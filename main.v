==> flow/design.v <==
`timescale 1ns / 1ps
module main(
    input CLK,		 
    input PPS,		 
    input BTN,		 
    output LED1,  
    output LED2,
    output LED3,	 
    output LED4,	 
    output LED5,	 
    output PWM,	 
	 output DIAG   
    );
reg[9:0] counter = 10'b0;    
reg[9:0] pwmvalue = 10'b0;
reg oldpps = 1'b0;
reg pwmout = 1'b0;
reg[3:0] difference;
reg reg_led3 = 1;  
reg reg_led4 = 0;  
reg reg_led5 = 1;  
reg reg_led1 = 0;  
reg reg_led2 = 0;  
always @(posedge CLK)
	begin
		if(PPS == 1'b1 && oldpps == 1'b0)
			begin
				reg_led1 = ~reg_led1;  
				if(counter >= 10'd768 || counter < 10'd256)  
					begin
					if(pwmvalue < 10'd1023)
						begin
							pwmvalue = pwmvalue + 1;  
						end
					if(counter < (256-64) || counter >= 10'd768)
						difference = 4'hf;
					else
						difference = (256-counter)>>2;
					reg_led3 = 1; reg_led4 = 0; reg_led5 = 0;
					end
				if(counter >= 10'd256 && counter <= 10'd767)  
					begin
					if(pwmvalue > 10'd0)
						begin
							pwmvalue = pwmvalue - 1;
						end
					if(counter >= (256+64))
						difference = 4'hf;
					else
						difference = (counter-256)>>2 ;
					reg_led3 = 0; reg_led4 = 0; reg_led5 = 1;
					end
				if(difference < 2)   
					begin
					reg_led3 = 0; reg_led4 = 1; reg_led5 = 0;
					end
				counter = 10'b0;
			end
		else
			begin
				counter = counter + 1;	
			end
		if(counter[9:0] > pwmvalue)
			pwmout = 1'b0;
		else
			pwmout = 1'b1;
		oldpps = PPS;  
		if(BTN == 0)
			begin
				pwmvalue = 10'd512;					
				reg_led3 = 1; reg_led4 = 1; reg_led5 = 1;
			end
	end  
	assign PWM = pwmout;
	assign LED1 = reg_led1;
	assign LED2 = counter[9]; 
	assign LED3 = reg_led3;
	assign LED4 = reg_led4;
	assign LED5 = reg_led5;
	assign DIAG = CLK & pwmout;
endmodule
======== Step by step through the tools: main ========
The steps from the RTL of main to its reports follow in flow order.
Line numbers count from 1 in the design file above.
Operators: Yosys type, input widths -> output width; for muxes data width and select width s.
Library cell names are shortened.
A cell with -- has no value.
set-up
  top ..................................... main
  clock port .............................. CLK
  cell library ............................ sky130hd
  corner .................................. tt_025C_1v80

======== After elaboration ========
Source: Yosys, flattened and elaborated, memories not mapped. Widths are those after wreduce. Registers that Yosys merges into a memory's read port (data or address) are not register bits. Print and check cells do not count. Equal cells are merged and count once.
bit counts
  flip-flop bits (word level) ............. 30
  input port bits ......................... 3
  output and inout bits ................... 7
  word-level cells ........................ 54
cells by class
  $add $sub $neg .......................... 5
  $lt $le $gt $ge ......................... 10
  multiplexer cells ....................... 21
  bitwise gates (word level) .............. 3
  reductions and logical operators ........ 6
operators with widths
  cell                   number
  $mux 10                7
  $add 10x1->10 const B  2
  $ge 10x9->1 const B    2
  $mux 4                 5
  $sub 10x1->10 const B  1
  $gt 10x1->1 const B    1
  $gt 10x10->1           1
  $ge 10x10->1 const B   1
  $le 10x10->1 const B   1
  $lt 10x10->1 const B   1
  $lt 10x8->1 const B    1
  $lt 10x9->1 const B    1
  $mux 1                 9
  $sub 1x6->6 const A    1
  $sub 6x1->6 const B    1
  $lt 4x2->1 const B     1
  $reduce_bool 3->1      1
  $logic_and 1x1->1      2
  $logic_or 1x1->1       2
  $not 1->1              2
  $reduce_and 2->1       1
  $and 1x1->1            1

======== Logic depth ========
Depth = most cells in a row (Yosys ltp): at word level without a register or memory, in the mapped netlist without a sequential cell, where the memories' decode and read muxes count.
depth
  depth in word-level cells ............... 10
  ABC_AREA ................................ 0
  mapped depth ............................ 17
  gate-level depth less buffers ........... 16

======== Mapped cells and area ========
Yosys stat after the flow's synthesis: flattened, memories mapped to cells. It holds for the ABC_AREA given above (unset counts as 0); a run with the other value may have another netlist.
Totals and module areas in this step are rounded.
synthesis totals
  cell count .............................. 288
  synthesis area .......................... 2,370 um^2
  sequential area ......................... 620.6 um^2
  flip-flop cells ......................... 29
  buffer cells ............................ 14
cells by type
  cell      number  total area (um^2)
  dfxtp_1   25      500.48
  ha_1      19      237.728
  edfxtp_1  4       120.115
  xnor2_1   13      113.859
  nor2_1    27      101.347
  nand2_1   25      93.84
  a21oi_1   16      80.077
  nand3_1   14      70.067
  o21ai_0   14      70.067
  and2_1    9       56.304
  a21o_1    7       52.55
  mux2i_1   5       50.048
  inv_1     11      41.29
  nand4_1   6       37.536
  nor3_1    7       35.034
  xor2_1    4       35.034
  buf_6     3       33.782
  nand2b_1  5       31.28
Other cell types: 45; their cells: 74.

==> runs of main <==
2 stored runs of main in the flow (synthesis by Yosys, layout by OpenROAD, sky130hd cells), in arbitrary order. Constraints: input delay and output delay 20% of the set period each, output load 0.01 pF.
"total power of the final layout" rests on the timing tool's default activity at the inputs, not on a simulated workload.
Measured values are rounded.

======== record 1 ========
==> flow/run.sh <==
#!/bin/bash
# the make line also repeats the synthesis and layout settings of config.mk as NAME=value (left out here)
make -C /OpenROAD-flow-scripts/flow DESIGN_CONFIG=/design/flow/config.mk WORK_HOME=/design/flow/orfs CLKGATE_MAP_FILE= finish
==> flow/config.mk <==
export PLATFORM = sky130hd
export DESIGN_NAME = main
export DESIGN_NICKNAME = main
export VERILOG_FILES = /design/flow/design.v
export SDC_FILE = /design/flow/constraint.sdc
export NUM_CORES = 4
export LEC_CHECK = 0
export CAP_MARGIN = 25
export CELL_PAD_IN_SITES_GLOBAL_PLACEMENT = 0
export CORE_MARGIN = 6
export CORE_UTILIZATION = 66
export GPL_ROUTABILITY_DRIVEN = 1
export GPL_TIMING_DRIVEN = 1
export SETUP_SLACK_MARGIN = 0.17
export SLEW_MARGIN = 25
==> flow/constraint.sdc <==
create_clock -name core_clock -period 4.28 [get_ports {CLK}]
set_input_delay 0.8560 -clock core_clock [delete_from_list [all_inputs] [get_ports {CLK}]]
set_output_delay 0.8560 -clock core_clock [all_outputs]
set_load 0.01 [all_outputs]

-------- measured, record 1 --------
  die footprint ........................... 5,172 um^2
  utilization of the finished layout ...... 0.762
  total power of the final layout ......... 750 uW
  total negative setup slack .............. 0.000 ns
  area of the synthesized netlist ......... 2,370 um^2
  standard-cell area of the final layout .. 2,584 um^2
  lowest setup slack ...................... 0.448 ns
  smallest hold slack ..................... 0.512 ns

======== record 2 ========
==> flow/run.sh <==
#!/bin/bash
# the make line also repeats the synthesis and layout settings of config.mk as NAME=value (left out here)
make -C /OpenROAD-flow-scripts/flow DESIGN_CONFIG=/design/flow/config.mk WORK_HOME=/design/flow/orfs CLKGATE_MAP_FILE= finish
==> flow/config.mk <==
export PLATFORM = sky130hd
export DESIGN_NAME = main
export DESIGN_NICKNAME = main
export VERILOG_FILES = /design/flow/design.v
export SDC_FILE = /design/flow/constraint.sdc
export NUM_CORES = 4
export LEC_CHECK = 0
export CAP_MARGIN = 20
export CELL_PAD_IN_SITES_DETAIL_PLACEMENT = 0
export CORE_MARGIN = 3
export CORE_UTILIZATION = 68
export CTS_CLUSTER_DIAMETER = 201
export GPL_TIMING_DRIVEN = 1
export MAX_ROUTING_LAYER = met4
export SETUP_SLACK_MARGIN = 0.7
export SLEW_MARGIN = 25
==> flow/constraint.sdc <==
create_clock -name core_clock -period 3.0 [get_ports {CLK}]
set_input_delay 0.6000 -clock core_clock [delete_from_list [all_inputs] [get_ports {CLK}]]
set_output_delay 0.6000 -clock core_clock [all_outputs]
set_load 0.01 [all_outputs]

-------- record 2 --------
  incomplete, clock tree synthesis halted on DPL-0038
